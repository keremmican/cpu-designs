==> flow/design.v <==
module vertebrate (
      input clk,
      input [15:0] data_in,
      output logic [15:0] data_out,
      output logic [11:0] address,
      output memwt,
      input INT,
      output intack
);
logic [11:0] pc,ir;  
logic [11:0] interruptreg;  
logic [4:0] state;  
logic [15:0] regbank [7:0]; 
logic zeroflag;  
logic intflag;  
logic [15:0] result;  
logic zeroresult;
localparam FETCH=5'b00000,
LDI=5'b00001,
LD=5'b00010,
ST=5'b00011,
JZ=5'b00100,
JMP=5'b00101,
ALU=5'b00111,
PUSH=5'b01000,
POP1=5'b01001,
CALL=5'b01010,
RET1=5'b01011,
STI=5'b01100,
CLI=5'b01101,
IRET1=5'b01110,
POP2= 5'b10000,
RET2= 5'b10001,
IRET2=5'b10010,
IRET3=5'b10011,
INT1= 5'b10100,
INT2= 5'b10101,
INT3= 5'b10110;
always_ff @(posedge clk)
begin
    case(state)
    FETCH:
    begin
        if ( {1'b0,data_in[15:12] }==JZ)
            if (zeroflag)
               state <= JMP;
            else
               state <= FETCH;
        else
            state <= { 1'b0, data_in[15:12] };
        ir<=data_in[11:0];
        pc<=pc+1;
    end
    LDI:
    begin
        regbank[ ir[2:0] ] <= data_in;
        pc<=pc+1;
       if ( intflag & INT )
              state <= INT1;
       else
              state <= FETCH;
      end
     LD:
     begin
         regbank[ir[2:0]] <= data_in;
         if ( intflag & INT )
              state <= INT1;
         else
              state <= FETCH;
      end
      ST:
      begin
          if ( intflag & INT )
              state <= INT1;
         else
              state <= FETCH;
      end
      JMP:
      begin
           pc <= pc+ir;
           if ( intflag & INT )
                state <= INT1;
           else
                state <= FETCH;
       end
       ALU:
       begin
           regbank[ir[2:0]]<=result;
           zeroflag<=zeroresult;
           if ( intflag & INT )
                  state <= INT1;
           else
                  state <= FETCH;
           end
      PUSH:
      begin
           regbank[7]<=regbank[7]-1;
           if ( intflag & INT )
               state <= INT1;
           else
               state <= FETCH;
      end
      POP1:
      begin
           regbank[7]<=regbank[7]+1;
           state <= POP2;
      end
     POP2:  
     begin
           regbank[ir[2:0]] <= data_in;
           if ( intflag & INT )
                state <= INT1;
           else
                state <= FETCH;
      end
CALL:
begin
regbank[7]<=regbank[7]-1;
pc<=pc+ir;
if ( intflag & INT )
state <= INT1;
else
state <= FETCH;
end
RET1:
begin
regbank[7]<=regbank[7]+1;
state <= RET2;
end
RET2:
begin
pc<=data_in[11:0];
if ( intflag & INT )
state <= INT1;
else
state <= FETCH;
end
INT1:
begin
regbank[7]<=regbank[7]-1;
intflag <= 0;
state <= INT2;
end
INT2:
begin
regbank[7]<=regbank[7]-1;
interruptreg <= 12'(data_in+16'h07f0);
state <= INT3;
end
INT3:
begin
pc<=data_in[11:0];
state <= FETCH;
end
IRET1:
begin
regbank[7]<=regbank[7]+1;
state <= IRET2;
end
IRET2:
begin
regbank[7]<=regbank[7]+1;
zeroflag <= data_in[0];
state <= IRET3;
end
IRET3:
begin
pc <= data_in;
if ( intflag & INT )
state <= INT1;
else
state <= FETCH;
end
STI:
begin
intflag <= 1;
if ( intflag & INT )
state <= INT1;
else
state <= FETCH;
end
CLI:
begin
intflag <= 0;
state <= FETCH;
end
endcase
end
always_comb
case (state)
LD: address=regbank[ir[5:3]][11:0];
ST: address=regbank[ir[5:3]][11:0];
PUSH: address=regbank[7][11:0];
POP2: address=regbank[7][11:0];
CALL: address=regbank[7][11:0];
RET2: address=regbank[7][11:0];
INT1: address=regbank[7][11:0];
INT2: address=regbank[7][11:0];
INT3: address=interruptreg;
IRET1: address=regbank[7][11:0];
IRET2: address=regbank[7][11:0];
IRET3: address=regbank[7][11:0];
default: address=pc;
endcase
assign memwt=(state==ST)||(state==PUSH)||(state==CALL) || (state==INT1) || (state==INT2);
always_comb
begin
case (state)
INT2: intack = 1'b1;
default: intack = 1'b0;
endcase
end
always_comb
begin
case (state)
CALL: data_out = {4'b0,pc};
INT1: data_out = {4'b0,pc};
INT2: data_out = {15'b0, zeroflag};
default: data_out = regbank[ir[8:6]];
endcase
end
always_comb  
case (ir[11:9])
3'h0: result = regbank[ir[8:6]]+regbank[ir[5:3]];  
3'h1: result = regbank[ir[8:6]]-regbank[ir[5:3]];  
3'h2: result = regbank[ir[8:6]]&regbank[ir[5:3]];  
3'h3: result = regbank[ir[8:6]]|regbank[ir[5:3]];  
3'h4: result = regbank[ir[8:6]]^regbank[ir[5:3]];  
3'h7: case (ir[8:6])
3'h0: result = !regbank[ir[5:3]];
3'h1: result = regbank[ir[5:3]];
3'h2: result = regbank[ir[5:3]]+1;
3'h3: result = regbank[ir[5:3]]-1;
default: result=16'h0000;
endcase
default: result=16'h0000;
endcase
assign zeroresult = ~|result;
initial
begin
state=FETCH;
zeroflag=0;
pc=0;
intflag=0;  
end
endmodule
# Step by step through the tools: vertebrate
# The steps from the RTL of vertebrate to its reports follow in flow order.
# Lines are those of the file above, counted from 1.
# Operators carry their Yosys type and port widths (W data, S select, Z words).
# Library cell names are shortened.
# The mark -- stands for no value.
# setup
top	vertebrate
clock_port	clk
lib	sky130hd
lib_corner	tt_025C_1v80

# After elaboration
# Yosys after proc, flatten, opt, wreduce and memory -nomap, before mapping. Print and check cells are not counted. Equal cells are merged and count once.
# Yosys's memory passes give these memory sizes; they may raise the number of words (mostly to a power of two), join words into wider ones and drop unused or constant bits.
# word_totals
clocked_rd_ports_x_width	32
word_cells	132
reg_bits	43
n_memories	1
output_inout_bits	30
ramBits	128
# classes
n_logic	14
reduce_and_logical	24
mux	50
n_eq	28
n_addsub	9
# mem_list
name	words	word_bits	read_ports	wr	line_no	rtl
regbank	8	16	3	1	13	logic [15:0] regbank [7:0];
# ops
op	count
$mux W16	23
$pmux W16 S6	1
$pmux W12 S3	2
$pmux W16 S4	1
$pmux W5 S9	1
$eq A5 B4 Y1 const B	7
$eq A5 B5 Y1 const B	7
$add A16 B1 Y16 const B	2
$sub A16 B1 Y16 const B	2
$reduce_or A16 Y1	2
$pmux W16 S2	1
$reduce_bool A19 Y1	1
$add A16 B16 Y16	1
$sub A16 B16 Y16	1
$and A16 B16 Y16	1
$or A16 B16 Y16	1
$xor A16 B16 Y16	1
$logic_not A16 Y1	1
$mux W1	13
$add A12 B1 Y12 const B	1
$add A12 B11 Y12 const B	1
$add A12 B12 Y12	1
$reduce_or A2 Y1	6
$eq A3 B2 Y1 const B	4
$mux W3	4
$reduce_or A11 Y1	1
$or A1 B1 Y1	10
$eq A5 B2 Y1 const B	2
# Not listed: further kinds 17, cells in them 26.

# Longest topological paths
# Depth = most cells in a row (Yosys ltp): at word level without a register or memory, in the mapped netlist without a sequential cell, where the memories' decode and read muxes count.
# depth
word_depth	11
abc_area	0
mapped_depth	21
depth_no_buf	19

# Netlist
# Yosys stat after the flow's synthesis: flattened, memories mapped to cells. It holds for the ABC_AREA given above (unset counts as 0); a run with the other value may have another netlist.
# mapped
cell_count	1251
seq_area_mm2	0.005255
synth_area_mm2	0.0134341
ff_cells	177
# by_type
cell	count
edfxtp_1	171
mux4_2	69
ha_1	76
mux2i_1	51
nor2_1	107
xnor2_1	43
a21oi_1	74
o21ai_0	66
nand2_1	86
inv_1	57
clkbuf_1	52
a222oi_1	16
nor3_1	30
xor2_1	17
mux2_2	12
dfxtp_1	6
and2_1	19
nand3_1	23
# Not listed: further types 67, cells in them 276.

# Worst setup path after synthesis
# Source: OpenSTA report_checks on the synthesized netlist (no wires, ideal clock, input and output delay 20% of the period each), path of least setup slack; recovery checks are left aside. Register names are those of the netlist, which keeps one name where synthesis merged equal registers.
# synth_path
path_type	register -> register
startpoint	reg (no name shown)
endpoint	mem regbank[0][12]
required_ns	5.984
path_delay_ns	5.122
t_first_pin_ns	0.000
setup_time_ns	0.216
tclk_ns	6.2
stages	19
path_slack_ns	1.078
arrival_time_ns	4.906
period_less_setup_slack_ns	5.122
# "path_delay_ns" = arrival - input delay + setup time.
# "stages": output pins that drive a net of the path, with the launching flip-flop's if there is one; two outputs of one cell count as two.
# "period_less_setup_slack_ns" = period - worst setup slack (recovery checks aside). The figure is calculated, with input and output delays left at 20% of the set period.
# synth_between
cell_sequence	dfxtp_1 > clkbuf_1 > buf_1 > mux4_2 > mux2i_1 > ha_1 > inv_1 > fa_1 > a21o_1 > a21o_1 > a2111oi_0 > o21bai_1 > a31o_1 > and2_1 > o21ai_0 > mux2_2 > o221ai_1 > mux2i_1 > o21ai_1
# synth_lines
element	line_no	rtl
end, declared	13	logic [15:0] regbank [7:0];
# No chain of elaborated cells between the ends is given.

# Worst path after layout
# Path of least setup slack in the final report of flow run A (OpenROAD, finished layout, wires in). Where an end is a register, its clock arrival counts in the times.
# layout_path
path_type	register -> register
startpoint	reg (no name shown)
endpoint	reg zeroflag
setup_time_ns	0.24
required_ns	5.77
tclk_ns	5.55
arrival_time_ns	5.18
stages	20
path_slack_ns	0.59
t_first_pin_ns	0.44
# layout_between
cell_sequence	dfxtp_2 > buf_12 > mux4_2 > mux2i_4 > and2_1 > and3_1 > nor2_1 > xnor2_1 > ha_1 > o21ai_0 > nand2_1 > nand2_1 > o21bai_1 > a31o_1 > and2_1 > o21ai_0 > mux2_2 > o221ai_2 > nor4_1 > a32o_2
# layout_lines
element	line_no	rtl
end, assigned	89	zeroflag<=zeroresult;
end, assigned	163	zeroflag <= data_in[0];
end, declared	14	logic zeroflag;
# No chain of elaborated cells between the ends is given.

Data sheet: physical implementation of vertebrate

Measured results for vertebrate: 2 stored runs of the Yosys and OpenROAD flow on sky130hd. The settings differ; the order carries no meaning. The constraints put input and output delay at 20% of the set period each and load the outputs with 0.01 pF.

Flow run A, flow files:
==> flow/run.sh <==
#!/bin/bash
# the make line also repeats the synthesis and layout settings of config.mk as NAME=value (left out here)
make -C /OpenROAD-flow-scripts/flow DESIGN_CONFIG=/design/flow/config.mk WORK_HOME=/design/flow/orfs CLKGATE_MAP_FILE= finish
==> flow/config.mk <==
export PLATFORM = sky130hd
export DESIGN_NAME = vertebrate
export DESIGN_NICKNAME = vertebrate
export VERILOG_FILES = /design/flow/design.v
export SDC_FILE = /design/flow/constraint.sdc
export NUM_CORES = 4
export LEC_CHECK = 0
export CAP_MARGIN = 20
export CORE_MARGIN = 2
export CORE_UTILIZATION = 40
export SETUP_SLACK_MARGIN = 0.42
export SLEW_MARGIN = 20
==> flow/constraint.sdc <==
create_clock -name core_clock -period 5.55 [get_ports {clk}]
set_input_delay 1.1100 -clock core_clock [delete_from_list [all_inputs] [get_ports {clk}]]
set_output_delay 1.1100 -clock core_clock [all_outputs]
set_load 0.01 [all_outputs]

==> results of flow run A, as CSV <==
result,value
die_area_mm2,0.0350682
fin_util_pct,46.4
synthesis_area_mm2,0.0134341
final_stdcell_area_mm2,0.0154523
worst_hold_slack_ns,0.562
fin_ws_ns,0.589

Flow run B, flow files:
==> flow/run.sh <==
#!/bin/bash
# the make line also repeats the synthesis and layout settings of config.mk as NAME=value (left out here)
make -C /OpenROAD-flow-scripts/flow DESIGN_CONFIG=/design/flow/config.mk WORK_HOME=/design/flow/orfs CLKGATE_MAP_FILE= finish
==> flow/config.mk <==
export PLATFORM = sky130hd
export DESIGN_NAME = vertebrate
export DESIGN_NICKNAME = vertebrate
export VERILOG_FILES = /design/flow/design.v
export SDC_FILE = /design/flow/constraint.sdc
export NUM_CORES = 4
export LEC_CHECK = 0
export ABC_AREA = 1
export CAP_MARGIN = 40
export CORE_MARGIN = 5
export CORE_UTILIZATION = 47
export CTS_CLUSTER_SIZE = 11
export PLACE_DENSITY_LB_ADDON = 0.09
export SETUP_SLACK_MARGIN = -0.21
export SLEW_MARGIN = 20
export TNS_END_PERCENT = 50
==> flow/constraint.sdc <==
create_clock -name core_clock -period 3.27 [get_ports {clk}]
set_input_delay 0.6540 -clock core_clock [delete_from_list [all_inputs] [get_ports {clk}]]
set_output_delay 0.6540 -clock core_clock [all_outputs]
set_load 0.01 [all_outputs]

==> results of flow run B, as CSV <==
result,value
fin_util_pct,63.9
synthesis_area_mm2,0.0136231
fin_ws_ns,-0.689
worst_hold_slack_ns,0.614
final_stdcell_area_mm2,0.018285
die_area_mm2,0.0324901
