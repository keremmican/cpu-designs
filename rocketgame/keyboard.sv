==> flow/design.v <==
module keyboard(
                        input logic clk,
                        input logic ps2d,
                        input logic ps2c,
                                input logic ack,
                        output logic [15:0] dout
                                );
localparam [1:0] 
                IDLE = 2'b00,
                READ = 2'b01,
                END =  2'b10;
logic [7:0] filter;
logic rx_done_tick;
logic [3:0] count;
logic [1:0] state;
logic [1:0] c;
logic fall_edge;
logic [10:0] char;
logic status;
always_ff @(posedge clk)
begin
    filter <= {ps2c,filter[7:1]};
    if (filter == 8'b11111111)
        c<= {1'b1,c[1]};            
    else if (filter == 8'b00000000)
        c<={1'b0,c[1]};
end
 assign fall_edge = c[0] & ~c[1];   
 always_ff @ (posedge clk)
 begin
   rx_done_tick <= 1'b0;
   case (state)
    IDLE:
        if(fall_edge & ~status)
            begin
                char <= {ps2d,char[10:1]};
                count <= 4'd9;
                state <= READ;
            end
    READ:
        if(fall_edge)
            begin
                char <= {ps2d,char[10:1]};
                if(count == 0)
                    state <= END;
                else
                    count <= count -1;
            end
    END:
        begin
          rx_done_tick <= 1'b1;
        state <= IDLE;
        end
 endcase
 end
always_ff @ (posedge clk)
    if(rx_done_tick)
        status<=1'b1;
   else if (status ==1 & ack == 1)
       status<=1'b0;
 always_comb
  if (ack ==1'b1)
     dout = 16'(char[8:1]); 
  else
      dout = 16'(status);
 initial
 begin
    status =0;
    state = IDLE;
 end
 endmodule
# Step by step through the tools: keyboard
# Tool output for the design above, in the order of the flow.
# Line numbers count from 1 in the design file above.
# Library cell names are shortened.
design:
  top_module: "keyboard"
  clk_port: "clk"
  cell_library: "sky130hd"
  lib_corner: "tt_025C_1v80"

# Word level
# Yosys after proc, flatten, opt, wreduce and memory -nomap, before mapping. Memory bits, and registers merged into a memory's read port (data or address), are not among the register bits. Print and check cells are not counted. Equal cells are merged and count once.
word_totals:
  register_bits: 29
  latchBits: 0
  ramBits: 0
  mem_bits_ro: 0
  clocked_rd_ports_x_width: 0
  n_memories: 0
  inputBits: 4
  output_inout_bits: 16
  word_cells: 45
classes:
  add_sub_neg: 1
  n_mul: 0
  div: 0
  n_cmp: 0
  eq_ne: 7
  shifts: 0
  n_mux: 15
  n_logic: 5
  reduce_logical: 9
op_table:
  columns: ["operator", "n"]
  rows:
  - ["parallel mux 11 bit (select 2 bit)", 1]
  - ["two-way mux 11 bit", 2]
  - ["two-way mux 4 bit", 3]
  - ["!= test 2 bit (second input constant)", 4]
  - ["AND reduction 4 bit", 2]
  - ["equality test 8 bit (second input constant)", 1]
  - ["logical NOT 8 bit", 1]
  - ["parallel mux 4 bit (select 2 bit)", 1]
  - ["two-way mux 8 bit", 1]
  - ["parallel mux 2 bit (select 3 bit)", 1]
  - ["two-way mux 2 bit", 3]
  - ["nonzero test 2 bit", 2]
  - ["subtractor 4 x 1 -> 4 bit (second input constant)", 1]
  - ["logical NOT 4 bit", 1]
  - ["AND 1 bit", 3]
  - ["AND reduction 3 bit", 1]
  - ["nonzero test 3 bit", 1]
  - ["two-way mux 1 bit", 3]
  - ["inverter 1 bit", 2]
  - ["equality test 2 x 1 -> 1 bit (second input constant)", 1]
  - ["equality test 2 bit (second input constant)", 1]
  - ["logical NOT 2 bit", 1]

# Logic depth
# Longest topological path by Yosys (ltp), each cell counted once; first at word level (registers and memories cut), then after technology mapping (sequential cells cut; the memories' decode and read muxes count).
depth:
  ltp_word: 5
  abc_area: 0
  ltp_mapped: 5
  ltp_nobuf: 5

# Netlist
# Yosys stat after the flow's synthesis: flattened, memories mapped to cells. It holds for the ABC_AREA given above (unset counts as 0); a run with the other value may have another netlist.
types:
  columns: ["cell", "n", "area_total_um2"]
  rows:
  - ["edfxtp_1", 17, 510.49]
  - ["dfxtp_1", 11, 220.211]
  - ["ha_1", 5, 62.56]
  - ["buf_4", 8, 60.058]
  - ["and2_1", 7, 43.792]
  - ["inv_1", 7, 26.275]
  - ["nand2_1", 7, 26.275]
  - ["a2111oi_2", 1, 15.014]
  - ["nand2b_1", 2, 12.512]
  - ["nand4_1", 2, 12.512]
  - ["nor2b_1", 2, 12.512]
  - ["nor3b_2", 1, 12.512]
  - ["nor4_1", 2, 12.512]
  - ["mux2i_1", 1, 10.01]
  - ["nor3_1", 2, 10.01]
  - ["a221oi_1", 1, 8.758]
  - ["o2bb2ai_1", 1, 8.758]
  - ["xnor2_1", 1, 8.758]
# Not listed: further types 4, cells in them 4.
mapped:
  mapped_cells: 82
  mapped_area_um2: 1098.6
  sequential_area_um2: 730.7
  ff_cells: 28
  buffers: 8

# Timing after synthesis
# Source: OpenSTA report_checks on the synthesized netlist (no wires, ideal clock, input and output delay 20% of the period each), path of least setup slack; recovery checks are left aside. Register names are those of the netlist, which keeps one name where synthesis merged equal registers.
synth_path:
  path_type: "register -> register"
  start: "reg state[1]"
  end: "reg char[10]"
  tclk_ns: 2.89
  setup_ns: 0.390
  launch_ns: 0.000
  arrival_ns: 1.605
  required_ns: 2.500
  setup_slack_ns: 0.895
  delay_ns: 1.995
  driving_pins: 5
  n_path_buf: 0
  period_less_setup_slack_ns: 1.995
# "delay_ns" = arrival - input delay + setup time.
# "driving_pins": output pins that drive a net of the path, with the launching flip-flop's if there is one; two outputs of one cell count as two.
# "period_less_setup_slack_ns" = period - worst setup slack (recovery checks aside). The figure is calculated, with input and output delays left at 20% of the set period.
# Between the ends stands the longest chain of elaborated cells between them, by number of cells; it is not shown to be the way that was timed. Of several equally long chains one is given.
# A line is the first line of the expression or statement that the cell stems from. Yosys adds cells for indexed reads and writes and turns some case tables into memories.
# At most two assigning lines are given for a register; there are more.
# The path ends at the enable pin of a flip-flop; only ways to that pin are counted.
synth_between:
  path_cell_list: "edfxtp_1 inv_1 ha_1 mux2i_1 nor3_1"
  elab_chain_len: 3
  cone_cells: 6
  lines_between: 1
  cone_classes: "eq/ne (3); reduce/logical (3)"
synth_rtl:
  columns: ["element", "line_no", "rtl"]
  rows:
  - ["start, declared", 15, "logic [1:0] state;"]
  - ["start, assigned", 38, "state <= READ;"]
  - ["start, assigned", 45, "state <= END;"]
  - ["equality test 2 x 1 -> 1 bit", 32, "case (state)"]
  - ["nonzero test 2 bit", null, null]
  - ["AND reduction 3 bit", null, null]
  - ["end, assigned", 36, "char <= {ps2d,char[10:1]};"]
  - ["end, assigned", 43, "char <= {ps2d,char[10:1]};"]
  - ["end, declared", 18, "logic [10:0] char;"]

# Path in the finished layout
# From the final timing report of entry A: the path of least setup slack in the routed layout; clock arrival at registers is part of the times.
layout_path:
  path_type: "register -> register"
  start: "reg state[1]"
  end: "reg count[1]"
  tclk_ns: 2.21
  setup_ns: 0.27
  launch_ns: 0.27
  arrival_ns: 1.83
  required_ns: 2.20
  setup_slack_ns: 0.38
  driving_pins: 6
  n_path_buf: 1
# Between the ends stands the longest chain of elaborated cells between them, by number of cells; it is not shown to be the way that was timed. Of several equally long chains one is given.
# At most two assigning lines are given for a register; there are more.
# The path ends at the enable pin of a flip-flop; only ways to that pin are counted.
layout_between:
  path_cell_list: "edfxtp_1 inv_1 ha_1 mux2i_1 a2111oi_2 buf_4"
  elab_chain_len: 3
  cone_cells: 7
  lines_between: 1
  cone_classes: "eq/ne (4); reduce/logical (3)"
layout_rtl:
  columns: ["element", "line_no", "rtl"]
  rows:
  - ["start, declared", 15, "logic [1:0] state;"]
  - ["start, assigned", 38, "state <= READ;"]
  - ["start, assigned", 45, "state <= END;"]
  - ["equality test 2 x 1 -> 1 bit", 32, "case (state)"]
  - ["!= test 2 bit", null, null]
  - ["AND reduction 4 bit", null, null]
  - ["end, assigned", 37, "count <= 4'd9;"]
  - ["end, assigned", 47, "count <= count -1;"]
  - ["end, declared", 14, "logic [3:0] count;"]

# Below are 2 stored runs of the flow (Yosys, OpenROAD; platform sky130hd) on keyboard, each with its settings and what was measured, unordered. Constraints: input delay and output delay 20% of the set period each, output load 0.01 pF.
# By "clock_period_reached_ns" is meant the clock period of the run minus its worst setup slack. This is arithmetic on one report: input and output delays are still those of the set period (20% each).
# "worst_setup_path_time_ns" = time allowed to the worst setup path (clock period - input delay - output delay, where it has them) - its slack; a late launch clock adds to it, a late capture clock takes from it.
runs:
  - name: "entry A"
    settings:
      period_ns: 2.21
      CORE_UTILIZATION: 19
      PLACE_DENSITY_LB_ADDON: 0.08
      TNS_END_PERCENT: 60
      GPL_ROUTABILITY_DRIVEN: 0
      SLEW_MARGIN: 20
      CAP_MARGIN: 20
      CORE_MARGIN: 2
    results:
      post_synth_area_um2: 1098.6
      fin_tns_ns: 0.000
      clock_period_reached_ns: 1.835
      worst_setup_path_time_ns: 1.83
      worst_path_kind: "register -> register"
      fin_ws_ns: 0.375
      final_util_frac: 0.24
      total_die_area_um2: 6406.4
      ws_hold_ns: 0.370
  - name: "entry B"
    settings:
      period_ns: 2.35
      CORE_UTILIZATION: 43
      HOLD_SLACK_MARGIN: -0.01
      CORE_ASPECT_RATIO: 0.96
      CORE_MARGIN: 10
      ABC_AREA: 1
      GPL_ROUTABILITY_DRIVEN: 0
      CTS_CLUSTER_SIZE: 40
      CTS_CLUSTER_DIAMETER: 233
      CAP_MARGIN: 20
      MAX_ROUTING_LAYER: "met5"
      SLEW_MARGIN: 20
    results:
      clock_period_reached_ns: 1.902
      total_die_area_um2: 5094.4
      fin_tns_ns: 0.000
      worst_setup_path_time_ns: 0.96
      worst_path_kind: "input -> output"
      ws_hold_ns: 0.369
      post_synth_area_um2: 1134.8
      final_util_frac: 0.513
      fin_ws_ns: 0.448
